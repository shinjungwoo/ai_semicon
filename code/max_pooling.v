==> flow/design.v <==
`timescale 1ns / 1ps
module max_pooling(
    input                 reset     ,
    input                 pass      ,
    input                 clk       ,
    input                 in_done_1 ,
    input                 in_done_2 ,
    input       [15:0]    in_value_1,
    input       [15:0]    in_value_2,
    output reg            out_done_1 ,
    output reg  [15:0]    out_value_1,
    output reg            out_done_2 ,
    output reg  [15:0]    out_value_2
    );
    reg[2:0] state; 
    always @(posedge clk) begin
        if (pass == 1'b1)begin
            out_done_1  <= in_done_1;
            out_value_1 <= in_value_1;
            out_done_2  <= in_done_2;
            out_value_2 <= in_value_2;
        end
        else if (pass == 1'b0)  begin
            if(reset == 1'b1) begin
                state <= 3'b000;
                out_done_1 <= 1'b0;
                out_done_2 <= 1'b0;
                out_value_1<=16'h0000;
                out_value_2<=16'h0000;
            end
            else begin
                case(state)
                    3'b000: begin
                        out_done_1 <= 1'b0;
                        out_done_2 <= 1'b0;
                        out_value_1<=16'h0000;
                        out_value_2<=16'h0000;
                        if(in_done_1 == 1'b1) begin
                            out_value_1 <= in_value_1;
                            state <= 3'b001;
                        end
                        else if(in_done_2 == 1'b1) begin
                            out_value_1 <= in_value_2;
                            state <= 3'b001;
                        end
                        else state<= 3'b000;
                    end
                    3'b001: begin
                        if(in_done_1 == 1'b1) begin
                            if(out_value_1 > in_value_1) out_value_1 <= out_value_1;
                            else if (out_value_1 < in_value_1) out_value_1 <= in_value_1;
                            else out_value_1 <= out_value_1;
                            state <= 3'b010;
                        end
                        else if(in_done_2 == 1'b1) begin
                            if(out_value_1 > in_value_2) out_value_1 <= out_value_1;
                            else if (out_value_1 < in_value_2) out_value_1 <= in_value_2;
                            else out_value_1 <= out_value_1;
                            state <= 3'b010;
                        end
                        else state<= 3'b001;
                    end
                    3'b010: begin
                        if(in_done_1 == 1'b1) begin
                            if(out_value_1 > in_value_1) out_value_1 <= out_value_1;
                            else if (out_value_1 < in_value_1) out_value_1 <= in_value_1;
                            else out_value_1 <= out_value_1;
                            state <= 3'b011;
                        end
                        else if(in_done_2 == 1'b1) begin
                            if(out_value_1 > in_value_2) out_value_1 <= out_value_1;
                            else if (out_value_1 < in_value_2) out_value_1 <= in_value_2;
                            else out_value_1 <= out_value_1;
                            state <= 3'b011;
                        end
                        else state<= 3'b010;
                    end
                    3'b011: begin
                        if(in_done_1 == 1'b1 && in_done_2 == 1'b0) begin
                            if(out_value_1 > in_value_1) out_value_1 <= out_value_1;
                            else if (out_value_1 < in_value_1) out_value_1 <= in_value_1;
                            else out_value_1 <= out_value_1;
                            state <= 3'b100;
                            out_done_1 <= 1'b1;
                        end
                        else if(in_done_1 == 1'b0 && in_done_2 == 1'b1) begin
                            if(out_value_1 > in_value_2) out_value_1 <= out_value_1;
                            else if (out_value_1 < in_value_2) out_value_1 <= in_value_2;
                            else out_value_1 <= out_value_1;
                            state <= 3'b100;
                            out_done_1 <= 1'b1;
                        end
                        else state<= 3'b011;
                    end
                    3'b100: begin
                        out_done_1 <= 1'b0;
                        state <= 3'b000;
                    end
                    default: begin
                        state <= 3'b000;
                    end
                endcase
            end
        end
        else begin
            state       <= 3'b000;
            out_done_1  <= 1'b0;
            out_done_2  <= 1'b0;
            out_value_1 <= 16'h0000;
            out_value_2 <= 16'h0000;
        end
    end
endmodule
Tool chain data of max_pooling
What the tools print for max_pooling, step after step.
Line numbers count from 1 in the design file above.
Operators: Yosys type, input widths -> output width; for muxes data width and select width s.
Cell names lack the library's common part.
{ "setup": {"top": "max_pooling", "clock": "clk", "cell_library": "sky130hd", "lib_corner": "tt_025C_1v80"} }

Word-level counts
Counts by Yosys on the flattened word-level netlist (proc, flatten, opt, wreduce; memories kept). Register bits leave out memories and registers merged into their read ports (data or address). Print and check cells are left out.
{ "word_totals": {"register_bits": 37, "latchBits": 0, "ramBits": 0, "romBits": 0, "clocked_rd_ports_x_width": 0, "mem_count": 0, "in_bits": 37, "output_inout_bits": 34} }
{ "op_classes": {"n_addsub": 0, "mul": 0, "div_mod_pow": 0, "n_cmp": 4, "eq_ne": 6, "n_shift": 0, "mux": 33, "logic": 2, "reduce_and_logical": 10} }
{ "ops": {"columns": ["cell", "n"], "rows": [
  ["$mux 16", 15],
  ["$pmux 16 s3", 1],
  ["$gt 16x16->1", 2],
  ["$lt 16x16->1", 2],
  ["$pmux 3 s4", 1],
  ["$mux 1", 11],
  ["$eq 3x2->1 const B", 2],
  ["$reduce_bool 6->1", 1],
  ["$mux 3", 2],
  ["$ne 5x1->1 const B", 1],
  ["$ne 5x5->1 const B", 1],
  ["$reduce_or 2->1", 2],
  ["$reduce_bool 4->1", 1],
  ["$mux 2", 2],
  ["$eq 3x1->1 const B", 1],
  ["$eq 3x3->1 const B", 1],
  ["$logic_not 3->1", 1],
  ["$reduce_and 3->1", 1],
  ["$reduce_bool 3->1", 1],
  ["$logic_and 1x1->1", 2],
  ["$not 1->1", 2],
  ["$reduce_and 2->1", 1],
  ["$pmux 1 s2", 1]
]} }

Logic depth
Longest topological path by Yosys (ltp), each cell counted once; first at word level (registers and memories cut), then after technology mapping (sequential cells cut; the memories' decode and read muxes count).
{ "depth": {"depth_word": 8, "ABC_AREA": 1, "depth_mapped": 16} }

Synthesis result
The flow's flattened synthesis, as Yosys stat reports it; memories are mapped. The netlist is that of the ABC_AREA named above (0 if unset); the other value can give another one.
{ "synth_totals": {"cell_count": 487, "mapped_area_um2": 3565.9, "sequential_area_um2": 1121.1, "ffs": 39} }
{ "types": {"columns": ["cell", "n", "area_total_um2"], "rows": [
  ["edfxtp_1", 34, 1.02E+03],
  ["nand2_1", 126, 472.954],
  ["nand3_1", 94, 470.451],
  ["ha_1", 34, 425.408],
  ["inv_1", 79, 296.534],
  ["a21oi_1", 45, 225.216],
  ["dfxtp_1", 5, 100.096],
  ["clkbuf_8", 4, 55.053],
  ["nand2_4", 4, 45.043],
  ["nand3_2", 4, 40.038],
  ["o21ai_0", 7, 35.034],
  ["a21oi_4", 2, 32.531],
  ["buf_4", 4, 30.029],
  ["buf_6", 2, 22.522],
  ["clkbuf_1", 6, 22.522],
  ["nor2_1", 6, 22.522],
  ["nor2_4", 2, 22.522],
  ["nor4_4", 1, 21.27]
]} }
Other cell types: 17; their cells: 28.

Timing after synthesis
Path of least setup slack by OpenSTA after synthesis, without wires, with an ideal clock, recovery checks aside; 20% of the period is set as input and as output delay. Where synthesis merged equal registers, the netlist keeps one of their names.
{ "synth_path": {"kind": "in2reg", "start": "in in_done_2", "end": "reg out_value_1[0]", "period_ns": 4.72, "input_delay_ns": 0.944, "setup_ns": 0.409, "t_first_pin_ns": 0.944, "arrival_ns": 2.876, "t_required_ns": 4.311, "setup_slack_ns": 1.435, "path_delay_ns": 2.341, "path_stages": 6, "n_path_buf": 2, "period_less_setup_slack_ns": 3.285} }
"path_delay_ns" is the arrival time less input delay plus setup time.
"path_stages": output pins that drive a net of the path, with the launching flip-flop's if there is one; two outputs of one cell count as two.
"period_less_setup_slack_ns" is the clock period less the worst setup slack; recovery checks do not enter. This is arithmetic on one report: input and output delays are still those of the set period (20% each).
The rows between start and end are the longest chain of elaborated cells between them; the timing report does not say that the signal goes this way. Where chains are equally long, one stands for them.
Each line given opens the expression or statement behind the cell; cells for indexed reads and writes are added by Yosys, which also makes memories of some case tables.
At most two assigning lines are given for a register; there are more.
Only ways into the end's enable, where the timed path ends, are counted here.
{ "synth_between": {"cell_sequence": "clkbuf_1 -> clkbuf_1 -> inv_1 -> ha_1 -> nor4_1 -> nor3_1", "elab_chain_len": 4, "cone_cells": 6, "cone_lines": 2, "cone_classes": "eq/ne: 2; logic: 1; reduce/logical: 3"} }
{ "synth_lines": {"columns": ["item", "line_no", "text"], "rows": [
  ["start: declaration", 7, "input                 in_done_2 ,"],
  ["$not 1->1", 79, "if(in_done_1 == 1'b1 && in_done_2 == 1'b0) begin"],
  ["$logic_and 1x1->1", 79, null],
  ["$ne 5x5->1", null, null],
  ["$reduce_and 3->1", null, null],
  ["end: assignment", 80, "if(out_value_1 > in_value_1) out_value_1 <= out_value_1;"],
  ["end: assignment", 81, "else if (out_value_1 < in_value_1) out_value_1 <= in_value_1;"],
  ["end: declaration", 11, "output reg  [15:0]    out_value_1,"]
]} }

Worst path after layout
Path of least setup slack in the final report of run 1 (OpenROAD, finished layout, wires in). Where an end is a register, its clock arrival counts in the times.
{ "layout_path": {"kind": "in2reg", "start": "in in_value_2[14]", "end": "reg out_value_1[11]", "period_ns": 3.58, "input_delay_ns": 0.72, "setup_ns": 0.24, "t_first_pin_ns": 0.72, "arrival_ns": 3.69, "t_required_ns": 3.63, "setup_slack_ns": -0.05, "path_stages": 14, "n_path_buf": 1} }
The rows between start and end are the longest chain of elaborated cells between them; the timing report does not say that the signal goes this way. Where chains are equally long, one stands for them.
At most two assigning lines are given for a register; there are more.
{ "layout_between": {"cell_sequence": "clkdlybuf4s50_1 -> inv_1 -> ha_1 -> nand2_1 -> inv_1 -> nand3_2 -> nor3_2 -> nand2_4 -> nand2_4 -> nand2_1 -> nand3_1 -> nand3_1 -> nand2_1 -> nand2_1", "elab_chain_len": 8, "cone_cells": 11, "cone_classes": "compare: 2; mux: 9"} }
{ "layout_lines": {"columns": ["item", "line_no", "text"], "rows": [
  ["start: declaration", 9, "input       [15:0]    in_value_2,"],
  ["$lt 16x16->1", 88, "else if (out_value_1 < in_value_2) out_value_1 <= in_value_2;"],
  ["$mux 16", 88, null],
  ["$mux 16", 87, "if(out_value_1 > in_value_2) out_value_1 <= out_value_1;"],
  ["$mux 16", 86, "else if(in_done_1 == 1'b0 && in_done_2 == 1'b1) begin"],
  ["$mux 16", 79, "if(in_done_1 == 1'b1 && in_done_2 == 1'b0) begin"],
  ["$pmux 16 s3", 32, "case(state)"],
  ["$mux 16", 24, "if(reset == 1'b1) begin"],
  ["$mux 16", 17, "if (pass == 1'b1)begin"],
  ["end: assignment", 19, "out_value_1 <= in_value_1;"],
  ["end: assignment", 39, "out_value_1 <= in_value_1;"],
  ["end: declaration", 11, "output reg  [15:0]    out_value_1,"]
]} }

2 stored runs of max_pooling in the flow (synthesis by Yosys, layout by OpenROAD, sky130hd cells), in arbitrary order. Constraints: input delay and output delay 20% of the set period each, output load 0.01 pF.
"clock_period_reached_ns" is the run's clock period less its worst setup slack. It is reckoned from that one timing run; input and output delays stay at 20% of the period that was set.
"worstPathTime_ns" is the time allowed to the run's worst setup path (the clock period less input and output delay, where it has them) less its slack. Clock arrival times count: a late capture clock shortens it, a late launch clock lengthens it.
"power_mw" rests on the timing tool's default activity at the inputs, not on a simulated workload.
[
  {
    "run": "run 1",
    "settings": { "period_ns": 3.58, "CORE_UTILIZATION": 28, "SETUP_SLACK_MARGIN": -0.17, "PLACE_DENSITY": 0.77, "CELL_PAD_IN_SITES_DETAIL_PLACEMENT": 2, "ABC_AREA": 1, "GPL_TIMING_DRIVEN": 1, "CTS_CLUSTER_SIZE": 39, "CAP_MARGIN": 5, "MIN_ROUTING_LAYER": "met2", "CORE_MARGIN": 2, "SLEW_MARGIN": 20 },
    "results": { "cell_area_final_um2": 4533.1, "yosys_chip_area_um2": 3565.9, "setupTns_ns": -0.076, "power_mw": 1.949, "timing.hold.ws_ns": 0.564, "worstPathTime_ns": 2.91, "worstPathKind": "in2reg", "die_area_um2": 13653.9, "final_setup_ws_ns": -0.051, "clock_period_reached_ns": 3.631, "layout_utilization_frac": 0.362 }
  },
  {
    "run": "run 2",
    "settings": { "period_ns": 2.69, "CORE_UTILIZATION": 32, "PLACE_DENSITY_LB_ADDON": 0.15, "CORE_ASPECT_RATIO": 1.38, "CELL_PAD_IN_SITES_GLOBAL_PLACEMENT": 2, "TNS_END_PERCENT": 70, "GPL_TIMING_DRIVEN": 1, "CTS_CLUSTER_SIZE": 25, "CTS_CLUSTER_DIAMETER": 86, "CAP_MARGIN": 30, "MIN_ROUTING_LAYER": "met2", "CORE_MARGIN": 2, "SLEW_MARGIN": 20 },
    "results": { "setupTns_ns": 0.000, "layout_utilization_frac": 0.52, "timing.hold.ws_ns": 0.493, "final_setup_ws_ns": 0.100, "cell_area_final_um2": 5143.7, "die_area_um2": 10872.8, "power_mw": 2.514, "clock_period_reached_ns": 2.590, "worstPathTime_ns": 2.05, "worstPathKind": "in2reg", "yosys_chip_area_um2": 3214.3 }
  }
]
