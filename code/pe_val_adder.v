==> flow/design.v <==
`timescale 1ns / 1ps
module pe_val_adder(
    input             clk,
    input             reset,
    input             done_1,
    input             done_2,
    input             done_3,
    input     [15:0]  data_1,
    input     [15:0]  data_2,
    input     [15:0]  data_3,
    output reg        done,
    output reg[15:0]  value 
    );
    reg[1:0] state;
    always @(posedge clk) begin
        if(reset == 1'b1) begin
            state <= 2'b00;
            done  <= 1'b0;
            value <= 16'h0000;
        end
        else begin
            case(state)
            2'b00: begin
                if(done_1== 1'b1) begin
                    value <= data_1;
                    state <= 2'b01;
                    done <= 1'b0;
                end
                else begin
                    state<= 2'b00;
                    done <= 1'b0;
                end
            end
            2'b01: begin
                if(done_2== 1'b1) begin
                    value <= value + data_2;
                    state <= 2'b10;
                end
                else state<= 2'b01;
            end
            2'b10: begin
                if(done_3== 1'b1) begin
                    value <= value + data_3;
                    done <=1'b1;
                    state <= 2'b00;
                end
                else state<= 2'b10;
            end
            default: begin
                value <= 16'h0000;
                done <= 1'b0;
                state<= 2'b00;
            end
            endcase
        end
    end
endmodule
-- Reports on pe_val_adder
What the tools print for pe_val_adder, step after step.
Line numbers count from 1 in the design file above.
Not given: n/a
- top module: pe_val_adder
- clock: clk
- library: sky130hd
- timing corner: tt_025C_1v80

-- After elaboration
Source: Yosys, flattened and elaborated, memories not mapped. Widths are those after wreduce. Registers that Yosys merges into a memory's read port (data or address) are not register bits. Print and check cells do not count. Equal cells are merged and count once.
- bits in registers at 19
- bits of input ports at 53
- noted cells after elaboration: 24
- add/sub/neg operators: 2
- equality and inequality tests: 5
- multiplexer cells at 10
- bitwise gates (word level): 1
- reductions and logical operators: 3
- operator list (kind ; count):
    parallel mux 16 bit (select 3 bit) ; 1
    two-way mux 16 bit ; 3
    adder 16 bit ; 2
    != test 2 bit with constant B ; 3
    parallel mux 2 bit (select 3 bit) ; 1
    two-way mux 2 bit ; 2
    AND reduction 3 bit ; 1
    == test 2 x 1 -> 1 bit with constant B ; 1
    == test 2 bit with constant B ; 1
    logical NOT 2 bit ; 1
    AND reduction 2 bit ; 1
    parallel mux 1 bit (select 2 bit) ; 1
    two-way mux 1 bit ; 2
    NOT 1 bit ; 1

-- Depth
Depth = most cells in a row (Yosys ltp): at word level without a register or memory, in the mapped netlist without a sequential cell, where the memories' decode and read muxes count.
- depth in word-level cells: 3
- ABC_AREA at 0
- mapped depth at 11
- mapped depth without buffers at 10

-- Netlist
Source: synth_stat.txt of the flow (Yosys; design flattened, memories mapped). It holds for the ABC_AREA given above (unset counts as 0); a run with the other value may have another netlist.
- cell count at 209
- noted mapped area: 1741.7 µm²
- sequential area: 400.4 µm²
- flip-flop cells: 20
- buffers: 11
- cell types (type ; count ; total area (µm²)):
    sky130_fd_sc_hd__dfxtp_1 ; 20 ; 400.384
    sky130_fd_sc_hd__ha_1 ; 15 ; 187.68
    sky130_fd_sc_hd__mux2_2 ; 15 ; 168.912
    sky130_fd_sc_hd__a221oi_1 ; 9 ; 78.826
    sky130_fd_sc_hd__a21oi_1 ; 15 ; 75.072
    sky130_fd_sc_hd__nor2_1 ; 18 ; 67.565
    sky130_fd_sc_hd__nand2_1 ; 16 ; 60.058
    sky130_fd_sc_hd__xnor2_1 ; 6 ; 52.55
    sky130_fd_sc_hd__xor2_1 ; 6 ; 52.55
    sky130_fd_sc_hd__nor3_1 ; 9 ; 45.043
    sky130_fd_sc_hd__a311oi_1 ; 4 ; 35.034
    sky130_fd_sc_hd__mux2i_1 ; 3 ; 30.029
    sky130_fd_sc_hd__nand3_1 ; 6 ; 30.029
    sky130_fd_sc_hd__o21bai_1 ; 4 ; 30.029
    sky130_fd_sc_hd__a31oi_1 ; 4 ; 25.024
    sky130_fd_sc_hd__o21ai_0 ; 5 ; 25.024
    sky130_fd_sc_hd__o21ai_1 ; 5 ; 25.024
    sky130_fd_sc_hd__a311o_1 ; 2 ; 20.019
Not listed: further types 30, cells in them 47.

-- Timing after synthesis
OpenSTA on the mapped netlist: ideal clock, no wires. The path of least setup slack (recovery checks aside). Input and output delay are each 20% of the period. Register names are those of the netlist, which keeps one name where synthesis merged equal registers.
- path type: input-to-reg
- start point: input port data_3[0]
- end point: register value[14]
- period: 4.33 ns
- external input delay at 0.866 ns
- library setup time at 0.134 ns
- noted arrival time: 2.816 ns
- noted required time: 4.196 ns
- noted slack: 1.381 ns
- noted delay of the path: 2.084 ns
- driving pins on the path: 10
- noted synthesis period reached: 2.949 ns
"delay of the path" is the arrival time less input delay plus setup time.
"driving pins on the path": output pins that drive a net of the path, with the launching flip-flop's if there is one; two outputs of one cell count as two.
"synthesis period reached" = period - worst setup slack (recovery checks aside). The figure is calculated, with input and output delays left at 20% of the set period.
Between the ends stands the longest chain of elaborated cells between them, by number of cells; it is not shown to be the way that was timed. Of several equally long chains one is given.
A line is the first line of the expression or statement that the cell stems from. Yosys adds cells for indexed reads and writes and turns some case tables into memories.
A register here has more assigning lines than the two given.
- cell sequence: sky130_fd_sc_hd__mux2_2 -> sky130_fd_sc_hd__ha_1 -> sky130_fd_sc_hd__fa_1 -> sky130_fd_sc_hd__a21oi_1 -> sky130_fd_sc_hd__o21ai_1 -> sky130_fd_sc_hd__a21oi_2 -> sky130_fd_sc_hd__o21ai_1 -> sky130_fd_sc_hd__a311oi_2 -> sky130_fd_sc_hd__xor2_1 -> sky130_fd_sc_hd__a31oi_1
- length of the longest elaborated chain: 3
- ends and longest elaborated chain, after synthesis (element ; line ; RTL):
    from (decl) ; 10 ; input     [15:0]  data_3,
    adder 16 bit ; 43 ; value <= value + data_3;
    two-way mux 16 bit ; 42 ; if(done_3== 1'b1) begin
    parallel mux 16 bit (select 3 bit) ; 22 ; case(state)
    to (assign) ; 25 ; value <= data_1;
    to (assign) ; 36 ; value <= value + data_2;
    to (decl) ; 12 ; output reg[15:0]  value

-- Worst path after layout
Path of least setup slack in the final report of run 1 (OpenROAD, finished layout, wires in). Where an end is a register, its clock arrival counts in the times.
- path type: input-to-reg
- start point: input port data_2[0]
- end point: register value[14]
- period: 3.37 ns
- external input delay at 0.67 ns
- library setup time at 0.11 ns
- noted arrival time: 3.13 ns
- noted required time: 3.52 ns
- noted slack: 0.39 ns
- driving pins on the path: 11
Between the ends stands the longest chain of elaborated cells between them, by number of cells; it is not shown to be the way that was timed. Of several equally long chains one is given.
A register here has more assigning lines than the two given.
- cell sequence: sky130_fd_sc_hd__clkdlybuf4s50_1 -> sky130_fd_sc_hd__mux2_2 -> sky130_fd_sc_hd__ha_1 -> sky130_fd_sc_hd__fa_1 -> sky130_fd_sc_hd__a21oi_1 -> sky130_fd_sc_hd__o21ai_1 -> sky130_fd_sc_hd__a21oi_2 -> sky130_fd_sc_hd__o21ai_1 -> sky130_fd_sc_hd__a311oi_2 -> sky130_fd_sc_hd__xor2_1 -> sky130_fd_sc_hd__a31oi_1
- length of the longest elaborated chain: 3
- ends and longest elaborated chain, post-layout (element ; line ; RTL):
    from (decl) ; 9 ; input     [15:0]  data_2,
    adder 16 bit ; 36 ; value <= value + data_2;
    two-way mux 16 bit ; 35 ; if(done_2== 1'b1) begin
    parallel mux 16 bit (select 3 bit) ; 22 ; case(state)
    to (assign) ; 25 ; value <= data_1;
    to (assign) ; 36 ;
    to (decl) ; 12 ; output reg[15:0]  value

Ticket comment

Settings and measured results of 2 stored flow runs for module pe_val_adder (sky130hd), not sorted in any way. The constraints put input and output delay at 20% of the set period each and load the outputs with 0.01 pF.
"reached clock period": clock period set for the run, less the worst setup slack. It is reckoned from that one timing run; input and output delays stay at 20% of the period that was set.
"allowed time less slack (worst setup path)" is the time allowed to the run's worst setup path (the clock period less input and output delay, where it has them) less its slack. Clock arrival times count: a late capture clock shortens it, a late launch clock lengthens it.
"total power of the final layout" is the tool's figure for a default switching activity; nothing was simulated.

Run 1

==> flow/run.sh <==
#!/bin/bash
# the make line also repeats the synthesis and layout settings of config.mk as NAME=value (left out here)
make -C /OpenROAD-flow-scripts/flow DESIGN_CONFIG=/design/flow/config.mk WORK_HOME=/design/flow/orfs CLKGATE_MAP_FILE= finish
==> flow/config.mk <==
export PLATFORM = sky130hd
export DESIGN_NAME = pe_val_adder
export DESIGN_NICKNAME = pe_val_adder
export VERILOG_FILES = /design/flow/design.v
export SDC_FILE = /design/flow/constraint.sdc
export NUM_CORES = 4
export LEC_CHECK = 0
export CAP_MARGIN = 20
export CORE_MARGIN = 2
export CORE_UTILIZATION = 36
export SLEW_MARGIN = 20
==> flow/constraint.sdc <==
create_clock -name core_clock -period 3.37 [get_ports {clk}]
set_input_delay 0.6740 -clock core_clock [delete_from_list [all_inputs] [get_ports {clk}]]
set_output_delay 0.6740 -clock core_clock [all_outputs]
set_load 0.01 [all_outputs]

Measured in run 1:
- cell area after synthesis: 1,741.7 µm²
- area of the die at 5,410.3 µm²
- noted the standard-cell area of the final layout: 2,546.2 µm²
- utilization after layout at 0.543
- worst setup slack after layout at 0.393 ns
- noted the setup total negative slack: 0.000 ns
- lowest hold slack: 0.514 ns
- total power of the final layout at 0.000942 W
- noted the reached clock period: 2.977 ns
- allowed time less slack (worst setup path) at 2.30 ns
- critical path kind: input-to-reg

Run 2

==> flow/run.sh <==
#!/bin/bash
# the make line also repeats the synthesis and layout settings of config.mk as NAME=value (left out here)
make -C /OpenROAD-flow-scripts/flow DESIGN_CONFIG=/design/flow/config.mk WORK_HOME=/design/flow/orfs CLKGATE_MAP_FILE= finish
==> flow/config.mk <==
export PLATFORM = sky130hd
export DESIGN_NAME = pe_val_adder
export DESIGN_NICKNAME = pe_val_adder
export VERILOG_FILES = /design/flow/design.v
export SDC_FILE = /design/flow/constraint.sdc
export NUM_CORES = 4
export LEC_CHECK = 0
export CAP_MARGIN = 20
export CELL_PAD_IN_SITES_GLOBAL_PLACEMENT = 2
export CORE_ASPECT_RATIO = 0.62
export CORE_MARGIN = 2
export CORE_UTILIZATION = 28
export CTS_CLUSTER_DIAMETER = 239
export GPL_ROUTABILITY_DRIVEN = 0
export PLACE_DENSITY_LB_ADDON = 0.09
export SETUP_SLACK_MARGIN = 0.65
export SLEW_MARGIN = 20
==> flow/constraint.sdc <==
create_clock -name core_clock -period 3.3 [get_ports {clk}]
set_input_delay 0.6600 -clock core_clock [delete_from_list [all_inputs] [get_ports {clk}]]
set_output_delay 0.6600 -clock core_clock [all_outputs]
set_load 0.01 [all_outputs]

Measured in run 2:
- cell area after synthesis: 1,741.7 µm²
- area of the die at 6,885.3 µm²
- noted the standard-cell area of the final layout: 3,019.2 µm²
- utilization after layout at 0.505
- worst setup slack after layout at 0.716 ns
- noted the setup total negative slack: 0.000 ns
- lowest hold slack: 0.512 ns
- total power of the final layout at 0.001168 W
- noted the reached clock period: 2.584 ns
- allowed time less slack (worst setup path) at 2.58 ns
- critical path kind: reg-to-reg
